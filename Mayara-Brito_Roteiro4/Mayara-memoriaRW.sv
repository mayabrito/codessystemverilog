==> flow/design.v <==
parameter ADDR_WIDTH = 2;
parameter DATA_WIDTH = 4;
module MemoriaRAM (
  input logic clk, reset, SEL,
  input logic [ADDR_WIDTH - 1:0] Addr,
  input logic [DATA_WIDTH - 1:0] Din,
  output logic [DATA_WIDTH - 1:0] Dout
);
  logic [DATA_WIDTH - 1:0] ram [0:(1<<ADDR_WIDTH)-1];
  always_ff @(posedge clk) begin
    if (reset) ram[Addr] <= '0;
    else begin
      if (SEL) 
        ram[Addr] <= Din;
      else
        Dout <= ram[Addr];
    end
  end
endmodule
## From RTL to reports: MemoriaRAM

What the tools print for MemoriaRAM, step after step.
Line numbers count from 1 in the design file above.
Library cell names are shortened.
Not given: --

| inputs | value |
|---|---|
| top | MemoriaRAM |
| clock port | clk |
| standard-cell library | sky130hd |
| timing corner | tt_025C_1v80 |

## Word-level counts

Source: Yosys, flattened and elaborated, memories not mapped. Widths are those after wreduce. Registers that Yosys merges into a memory's read port (data or address) are not register bits. Print and check cells do not count. Equal cells are merged and count once.
Memory sizes are those after Yosys's memory passes, which may raise the word count (mostly to a power of two), join words into wider ones and drop unused or constant bits.

| word-level totals | value |
|---|---|
| bits in registers | 0 |
| bits in writable memories | 16 |
| clocked read ports x word width | 4 |
| memories kept | 1 |
| bits of input ports | 9 |
| output and inout port bits | 4 |
| cells after elaboration | 11 |

| cells by class | value |
|---|---|
| mux-type cells | 6 |
| bitwise gates (word level) | 3 |
| reductions and logical operators | 1 |

Memory list:

| name | words | width | read ports | wr ports | RTL line | RTL |
|---|---|---|---|---|---|---|
| ram | 4 | 4 | 1 | 1 | 9 | `logic [DATA_WIDTH - 1:0] ram [0:(1<<ADDR_WIDTH)-1];` |

Operator list:

| kind | number |
|---|---|
| 4-bit two-way mux | 3 |
| 1-bit two-way mux | 3 |
| 1-bit inverter | 2 |
| 2-bit AND reduction | 1 |
| 1-bit bitwise OR | 1 |

## Logic depth

Longest topological path by Yosys (ltp), each cell counted once; first at word level (registers and memories cut), then after technology mapping (sequential cells cut; the memories' decode and read muxes count).

| logic depth | value |
|---|---|
| depth after elaboration | 3 |
| ABC_AREA | 0 |
| depth in mapped cells | 2 |
| mapped depth without buffers | 2 |

## Netlist

The flow's flattened synthesis, as Yosys stat reports it; memories are mapped. The netlist is that of the ABC_AREA named above (0 if unset); the other value can give another one.

| synthesis totals | value |
|---|---|
| standard cells after synthesis | 36 |
| synthesis area | 775.7 um2 |
| sequential area | 600.6 um2 |
| flip-flops | 20 |
| buffer cells | 2 |

Cell types:

| cell | number | area in all (um2) |
|---|---|---|
| edfxtp_1 | 20 | 600.576 |
| mux4_2 | 4 | 90.086 |
| and2_1 | 4 | 25.024 |
| nor3b_2 | 1 | 12.512 |
| buf_6 | 1 | 11.261 |
| and3b_1 | 1 | 8.758 |
| nor3b_1 | 1 | 7.507 |
| nor2b_1 | 1 | 6.256 |
| clkbuf_2 | 1 | 5.005 |
| nor3_1 | 1 | 5.005 |
| nor2_1 | 1 | 3.754 |

## Worst setup path after synthesis

Path of least setup slack by OpenSTA after synthesis, without wires, with an ideal clock, recovery checks aside; 20% of the period is set as input and as output delay. Where synthesis merged equal registers, the netlist keeps one of their names.

| path post-synthesis | value |
|---|---|
| path kind | input to register |
| start | input port Addr[1] |
| end | memory ram[2][0] |
| clock period | 2240 ps |
| external input delay | 448 ps |
| setup time | 367 ps |
| time at the first pin | 448 ps |
| arrival | 1026 ps |
| required time | 1873 ps |
| setup slack | 848 ps |
| path delay | 945 ps |
| stages | 2 |
| path buffers | 1 |
| synthesis period reached | 1392 ps |

"path delay" = arrival - input delay + setup time.
"stages" counts driving pins, that of a launching flip-flop among them; a cell with two outputs on the path counts twice.
"synthesis period reached" = period - worst setup slack (recovery checks aside). The figure is calculated, with input and output delays left at 20% of the set period.

| on the way, post-synthesis | value |
|---|---|
| cell sequence | clkbuf_2 > nor3b_1 |
| length of the longest elaborated chain | 0 |
| elaborated cells on any way between the ends | 0 |
| RTL lines with such cells | 0 |

RTL lines, path post-synthesis:

| element | RTL line | RTL |
|---|---|---|
| from (decl) | 5 | `input logic [ADDR_WIDTH - 1:0] Addr,` |
| to (decl) | 9 | `logic [DATA_WIDTH - 1:0] ram [0:(1<<ADDR_WIDTH)-1];` |

## Worst path after layout

From the final timing report of flow run 2: the path of least setup slack in the routed layout; clock arrival at registers is part of the times.
The path's times are printed in steps of 10 ps; the period is the one set.

| path after layout | value |
|---|---|
| path kind | input to register |
| start | input port Addr[0] |
| end | register Dout[2] |
| clock period | 2600 ps |
| external input delay | 520 ps |
| setup time | 250 ps |
| time at the first pin | 520 ps |
| arrival | 1770 ps |
| required time | 2640 ps |
| setup slack | 870 ps |
| stages | 2 |
| path buffers | 1 |

| on the way, after layout | value |
|---|---|
| cell sequence | clkdlybuf4s50_1 > mux4_2 |
| length of the longest elaborated chain | 0 |
| elaborated cells on any way between the ends | 0 |
| RTL lines with such cells | 0 |

RTL lines, path after layout:

| element | RTL line | RTL |
|---|---|---|
| from (decl) | 5 | `input logic [ADDR_WIDTH - 1:0] Addr,` |
| to (decl) | 7 | `output logic [DATA_WIDTH - 1:0] Dout` |

Ticket comment

Top module MemoriaRAM; platform sky130hd; tools Yosys and OpenROAD; 2 stored runs in no particular order. Input and output delays are each 20% of the period that was set; the output load is 0.01 pF.
"period achieved" is the run's clock period less its worst setup slack. It is reckoned from that one timing run; input and output delays stay at 20% of the period that was set.
"critical path time" is the time allowed to the run's worst setup path (the clock period less input and output delay, where it has them) less its slack. Clock arrival times count: a late capture clock shortens it, a late launch clock lengthens it.
"overall power" is the tool's figure for a default switching activity; nothing was simulated.
"critical path time" is known to 10 ps.

#### Flow run 1

| setting | value |
|---|---|
| period_ns | `1.13` |
| CORE_UTILIZATION | `64` |
| SETUP_SLACK_MARGIN | `0.06` |
| PLACE_DENSITY | `0.63` |
| HOLD_SLACK_MARGIN | `0.25` |
| CORE_MARGIN | `10` |
| CELL_PAD_IN_SITES_GLOBAL_PLACEMENT | `2` |
| TNS_END_PERCENT | `60` |
| GPL_TIMING_DRIVEN | `0` |
| GPL_ROUTABILITY_DRIVEN | `0` |
| CTS_CLUSTER_DIAMETER | `79` |
| CAP_MARGIN | `30` |
| MIN_ROUTING_LAYER | `met1` |
| MAX_ROUTING_LAYER | `met5` |
| SLEW_MARGIN | `20` |

No final report: placement broke off with GPL-0301.

#### Flow run 2

| setting | value |
|---|---|
| period_ns | `2.6` |
| CORE_UTILIZATION | `50` |
| PLACE_DENSITY_LB_ADDON | `0.3` |
| HOLD_SLACK_MARGIN | `0.15` |
| CORE_MARGIN | `5` |
| CTS_CLUSTER_SIZE | `41` |
| CTS_CLUSTER_DIAMETER | `258` |
| SLEW_MARGIN | `0` |
| CAP_MARGIN | `20` |

| result | value |
|---|---|
| smallest setup slack | 866 ps |
| final setup TNS | 0 ps |
| overall power | 0.5692 mW |
| area of the die | 2439.4 um2 |
| period achieved | 1734 ps |
| standard-cell area after layout | 933.4 um2 |
| post-layout utilization | 62.7 % |
| Yosys chip area after synthesis | 775.7 um2 |
| lowest hold slack | 647 ps |
| critical path time | 1210 ps |
| worst path kind | input to register |
